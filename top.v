==> flow/design.v <==
module dram_controller(
	input clk,
	output reg ddr_clk = 0,
	output ddr_clk_c,
	inout [3:0] Q,
	output reg CS_b = 1,
	output reg ODT = 0,
	output reg RAS_b = 1,
	output reg CAS_b,
	output reg WE_b = 1,
	output reg [1:0] BA = 0,
	output [13:0] A,
	inout DQS,
	output DM,
	output reg CKE = 0,
	input CEb_in,
	inout [7:0] Q_f,
	input WEb_f,
	input [22:0] A_f,
	input rst_b,
	inout DQS_b,
	output ready,
	output bdir,  
	output dbg
);
wire [25:0] full_addr = {3'b00, A_f[22:0]};
wire reset = !rst_b;
assign Q = writing ? (rw_step >= 2 ? Q_f[3:0] : Q_f[7:4]) : 4'hz;
assign DQS = writing ? DQS_ll : 1'bz;
assign DQS_b = !init_done;
assign DM = !writing || rw_step == 0 || !counter_expired;
reg [13:0] init_A;
always @(*) begin
	casez(init_step)
		default: init_A = 0;
		7'b?000101: init_A = 1<<10;
		7'b?010001: init_A = (1 << 8);
		7'b?010100: init_A = 1<<10;
		7'b?011110: init_A = ('b010 | 0 | (3 << 4) | 0 | ((2 - 1) << 9) | 0);
		7'b?100001: init_A = (0 | (1 << 6) | 0 | (0 << 3) | (1 << 10) | 0) | (7 << 7);
		7'b?100100: init_A = (0 | (1 << 6) | 0 | (0 << 3) | (1 << 10) | 0);
	endcase
end
reg [1:0] BA_init;
always @(*) begin
	casez(init_step)
		default: BA_init = 2'bxx;  
		7'b?000111: BA_init = 2'b10;
		7'b?001010: BA_init = 2'b11;
		7'b?001101: BA_init = 2'b01;
		7'b?010000: BA_init = 2'b00;
		7'b?011101: BA_init = 2'b00;
		7'b?100000: BA_init = 2'b01;
		7'b?100011: BA_init = 2'b01;
	endcase
end
wire [13:0] ready_A = state == 1 ? row_address : {3'b000, column_address[10], 1'b0, column_address[9:0]};
assign A = init_done ? ready_A : init_A;
assign ddr_clk_c = !ddr_clk;
reg init_done;
reg [2:0] state;
reg [7:0] counter = 255;
reg [1:0] rw_step;
reg [8:0] command_timeout = 0;
reg writing;
reg DQS_l;
reg DQS_ll;
reg last_DQS;
reg ready_l;
reg needs_precharge;
reg [13:0] row_address_l;
reg latch_command = 0;
reg [6:0] init_step;
reg CE_edge = 1;
reg CE_edge_edge = 1;
reg [7:0] dbuff;
wire [7:0] counter_dec = counter - 1;
wire counter_expired = counter == 0;
assign bdir = WEb_f && !CEb_in;
assign Q_f = bdir ? dbuff : 8'hzz;
assign ready = ready_l && !latch_command;
wire [10:0] column_address = {full_addr[9:0], 1'b0};
wire [13:0] row_address = full_addr[23:10];
assign dbg = dbuff[7];
always @(negedge clk) DQS_ll <= DQS_l;
always @(posedge clk) begin
	if(reset) begin
		CKE <= 0;
		CS_b <= 1;
		CAS_b <= 1;
		ready_l <= 0;
		init_done <= 0;
		state <= 0;
		DQS_l <= 0;
		writing <= 0;
		rw_step <= 0;
		init_step <= 64;
		needs_precharge <= 0;
		ODT <= 0;
	end else begin
		ddr_clk <= !ddr_clk;
		if(command_timeout) command_timeout <= command_timeout - 1;
		last_DQS <= DQS;
		if(counter_expired && state[1] ) begin
			rw_step <= rw_step - 1;
			if(rw_step == 0) begin
				state <= 0;
				ready_l <= 1;
				counter <= writing ? 2 : 0;
			end
			DQS_l <= !DQS_l;
			if(!writing && (rw_step == 1 || rw_step == 2)) dbuff <= {Q, dbuff[7:4]};
		end else if(init_done && ddr_clk) begin
			CS_b <= 1;
			RAS_b <= 1;
			CAS_b <= 1;
			WE_b <= 1;
			if(ready) begin
				CE_edge_edge <= CE_edge;
				CE_edge <= CEb_in;
				latch_command <= (CE_edge && !CEb_in) || (CE_edge_edge && !CE_edge) || (CE_edge_edge && !CEb_in);  
			end
			if(!counter_expired) begin
				counter <= counter_dec;
			end else if(state == 4) begin
				activate();
			end else if(state == 5) begin
				refresh();
				state <= 0;
				ready_l <= 1;
			end else if(state) begin
				if(WEb_f) begin
					begin_read();
				end else begin
					begin_write();
				end
			end else begin
				writing <= 0;
				if(!command_timeout && needs_precharge) begin
					needs_precharge <= 0;
					precharge();
					state <= 5;
				end else begin
					if(latch_command) begin
						ready_l <= 0;
						latch_command <= 0;
						CE_edge_edge <= CEb_in;
						CE_edge <= CEb_in;
						if(command_timeout) begin
							if(row_address == row_address_l && full_addr[25:24] == BA) begin
								if(WEb_f) begin
									begin_read();
								end else begin
									begin_write();
								end
							end else begin
								precharge();
								state <= 4;
							end
						end else begin
							activate();
							command_timeout <= 511;
							needs_precharge <= 1;
						end
					end else if(!command_timeout) begin
						refresh();
					end
				end
			end
		end
		if(CEb_in) dbuff <= 8'hAA;
		if(ddr_clk && !init_done) begin
			if(init_step == 1) begin
				CKE <= 1;
			end
			if(init_step == 2) begin
				counter <= 255;
			end
			if(init_step == 4 || init_step == 19) begin
				CS_b <= 0;
				RAS_b <= 0;
				WE_b <= 0;
			end
			if(init_step == 5 || init_step == 20) begin
				CS_b <= 1;
				RAS_b <= 1;
				WE_b <= 1;
				counter <= 255;
			end
			if(init_step == 7 || init_step == 10 || init_step == 13
			|| init_step == 16 || init_step == 29 || init_step == 32
			|| init_step == 35) begin
				BA <= BA_init;
				CS_b <= 0;
				RAS_b <= 0;
				CAS_b <= 0;
				WE_b <= 0;
			end
			if(init_step == 8 || init_step == 11 || init_step == 14
			|| init_step == 17 || init_step == 30 || init_step == 33
			|| init_step == 36) begin
				CS_b <= 1;
				RAS_b <= 1;
				CAS_b <= 1;
				WE_b <= 1;
				counter <= 255;
			end
			if(init_step == 22 || init_step == 25) begin
				CS_b <= 0;
				RAS_b <= 0;
				CAS_b <= 0;
				counter <= 255;
			end
			if(init_step == 23 || init_step == 26) begin
				CS_b <= 1;
				RAS_b <= 1;
				CAS_b <= 1;
			end
			if(init_step == 38) begin
				init_done <= 1;
				ODT <= 1;
				ready_l <= 1;
			end
			if(init_step[6]) counter <= 255;
			if(counter_expired) begin
				init_step <= init_step + 1;
			end else counter <= counter_dec;
		end
	end
end
task begin_read();
	begin
		CS_b <= 0;
		CAS_b <= 0;
		counter <= (3);
		rw_step <= 3;
		state <= 2;
		last_DQS <= 0;
		dbuff <= 0;
	end
endtask
task begin_write();
	begin
		writing <= 1;
		DQS_l <= 0;
		CS_b <= 0;
		CAS_b <= 0;
		WE_b <= 0;
		counter <= (3-1);
		rw_step <= 3;
		state <= 3;
	end
endtask
task activate();
	begin
		CS_b <= 0;
		RAS_b <= 0;
		BA <= full_addr[25:24];
		state <= 1;
		counter <= 1;
		row_address_l <= row_address;
	end
endtask
task precharge();
	begin
		CS_b <= 0;
		RAS_b <= 0;
		WE_b <= 0;
		counter <= 1;
	end
endtask
task refresh();
	begin
		CS_b <= 0;
		RAS_b <= 0;
		CAS_b <= 0;
		counter <= 4;
	end
endtask
endmodule
; ---- From RTL to reports: dram_controller
; What the tools print for dram_controller, step after step.
; Lines are those of the file above, counted from 1.
; Library cell names are shortened.
; Not given: n/a
[inputs]
top_module = dram_controller
clock_port = clk
lib = sky130hd
corner = tt_025C_1v80

; ---- After elaboration
; Yosys after proc, flatten, opt, wreduce and memory -nomap, before mapping. Memory bits, and registers merged into a memory's read port (data or address), are not among the register bits. Print and check cells are not counted.
[bits]
regBits = 69
output_inout_bits = 42
wordCells = 371
[op_classes]
n_addsub = 4
n_cmp = 1
n_eq = 58
mux = 207
bitwise = 4
reduce_and_logical = 72
[op_table]
columns = op, n
row1 = two-way mux 8 bit, 32
row2 = two-way mux 1 bit, 120
row3 = two-way mux 9 bit, 10
row4 = two-way mux 14 bit, 6
row5 = == test 7 x 5 -> 1 bit with constant B, 10
row6 = parallel mux 11 bit (select 5 bit), 1
row7 = two-way mux 2 bit, 22
row8 = == test 7 x 4 -> 1 bit with constant B, 5
row9 = == test 7 x 6 -> 1 bit with constant B, 5
row10 = two-way mux 3 bit, 11
row11 = == test 6 x 5 -> 1 bit with constant B, 5
row12 = two-way mux 13 bit, 2
row13 = == test 6 bit with constant B, 4
row14 = logical OR 1 bit, 21
row15 = == test 7 x 3 -> 1 bit with constant B, 3
row16 = nonzero test 3 bit, 6
row17 = inequality test 2 bit with constant B, 8
row18 = AND reduction 8 bit, 2
row19 = == test 13 x 14 -> 1 bit, 1
row20 = nonzero test 4 bit, 3
row21 = == test 6 x 3 -> 1 bit with constant B, 2
row22 = == test 6 x 4 -> 1 bit with constant B, 2
row23 = logical AND 1 bit, 11
row24 = AND reduction 10 bit, 1
row25 = inequality test 3 bit with constant B, 3
row26 = subtractor 9 x 1 -> 9 bit with constant B, 1
row27 = logical NOT 9 bit, 1
row28 = AND reduction 9 bit, 1
; Not listed: further kinds 28, cells in them 47.

; ---- Logic depth
; Longest topological path by Yosys (ltp), each cell counted once; first at word level (registers and memories cut), then after technology mapping (sequential cells cut; the memories' decode and read muxes count).
[depth]
ltp_word = 19
abc_area = 0
ltp_mapped = 10
ltp_nobuf = 9

; ---- After synthesis
; Source: synth_stat.txt of the flow (Yosys; design flattened, memories mapped). It holds for the ABC_AREA given above (unset counts as 0); a run with the other value may have another netlist.
[mapped]
cells = 502
area_mm2 = 0.0045431
seqArea_mm2 = 0.0018217
flip_flops = 68
buffers = 31
[by_type]
columns = cell_type, n, area_total_um2
row1 = edfxtp_1, 46, 1.38E+03
row2 = dfxtp_1, 22, 440.422
row3 = nand2_1, 50, 187.68
row4 = nor2_1, 50, 187.68
row5 = a21oi_1, 34, 170.163
row6 = xnor2_1, 18, 157.651
row7 = ha_1, 10, 125.12
row8 = o21ai_0, 25, 125.12
row9 = mux2i_1, 12, 120.115
row10 = mux2_2, 9, 101.347
row11 = nor3_1, 16, 80.077
row12 = clkbuf_1, 20, 75.072
row13 = nand3b_1, 10, 75.072
row14 = nand3_1, 14, 70.067
row15 = xor2_1, 8, 70.067
row16 = o211ai_1, 9, 67.565
row17 = a31oi_1, 10, 62.56
row18 = nand4_1, 10, 62.56
; Not listed: further types 55, cells in them 129.

Add stored flow runs of dram_controller

Module dram_controller, platform sky130hd: 2 stored runs of the flow (Yosys, OpenROAD) with differing settings, in no particular order. Input and output delays are each 20% of the period that was set; the output load is 0.01 pF.
"design_power_uw" is the tool's figure for a default switching activity; nothing was simulated.

# stored run 1
==> flow/run.sh <==
#!/bin/bash
# the make line also repeats the synthesis and layout settings of config.mk as NAME=value (left out here)
make -C /OpenROAD-flow-scripts/flow DESIGN_CONFIG=/design/flow/config.mk WORK_HOME=/design/flow/orfs CLKGATE_MAP_FILE= finish
==> flow/config.mk <==
export PLATFORM = sky130hd
export DESIGN_NAME = dram_controller
export DESIGN_NICKNAME = dram_controller
export VERILOG_FILES = /design/flow/design.v
export SDC_FILE = /design/flow/constraint.sdc
export NUM_CORES = 4
export LEC_CHECK = 0
export ABC_AREA = 0
export CAP_MARGIN = 5
export CORE_ASPECT_RATIO = 1.94
export CORE_MARGIN = 8
export CORE_UTILIZATION = 22
export PLACE_DENSITY = 0.7
export SETUP_SLACK_MARGIN = 0.61
export SLEW_MARGIN = 30
export TNS_END_PERCENT = 55
==> flow/constraint.sdc <==
create_clock -name core_clock -period 2.69 [get_ports {clk}]
set_input_delay 0.5380 -clock core_clock [delete_from_list [all_inputs] [get_ports {clk}]]
set_output_delay 0.5380 -clock core_clock [all_outputs]
set_load 0.01 [all_outputs]

==> stored run 1: results <==
setup_worst_slack_ps=80
utilization_pct=35.5
tns_setup_ps=0
design_power_uw=2793
finalCellArea_mm2=0.0072219
timing.hold.ws_ps=396
final_die_area_mm2=0.0257592
synth_area_mm2=0.0045431

# stored run 2
==> flow/run.sh <==
#!/bin/bash
# the make line also repeats the synthesis and layout settings of config.mk as NAME=value (left out here)
make -C /OpenROAD-flow-scripts/flow DESIGN_CONFIG=/design/flow/config.mk WORK_HOME=/design/flow/orfs CLKGATE_MAP_FILE= finish
==> flow/config.mk <==
export PLATFORM = sky130hd
export DESIGN_NAME = dram_controller
export DESIGN_NICKNAME = dram_controller
export VERILOG_FILES = /design/flow/design.v
export SDC_FILE = /design/flow/constraint.sdc
export NUM_CORES = 4
export LEC_CHECK = 0
export CAP_MARGIN = 20
export CORE_ASPECT_RATIO = 1.97
export CORE_MARGIN = 2
export CORE_UTILIZATION = 38
export PLACE_DENSITY_LB_ADDON = 0.09
export SLEW_MARGIN = 20
==> flow/constraint.sdc <==
create_clock -name core_clock -period 6.48 [get_ports {clk}]
set_input_delay 1.2960 -clock core_clock [delete_from_list [all_inputs] [get_ports {clk}]]
set_output_delay 1.2960 -clock core_clock [all_outputs]
set_load 0.01 [all_outputs]

==> stored run 2: results <==
setup_worst_slack_ps=1203
utilization_pct=46.4
tns_setup_ps=0
design_power_uw=1107
finalCellArea_mm2=0.0054627
timing.hold.ws_ps=465
final_die_area_mm2=0.0128964
synth_area_mm2=0.0045431
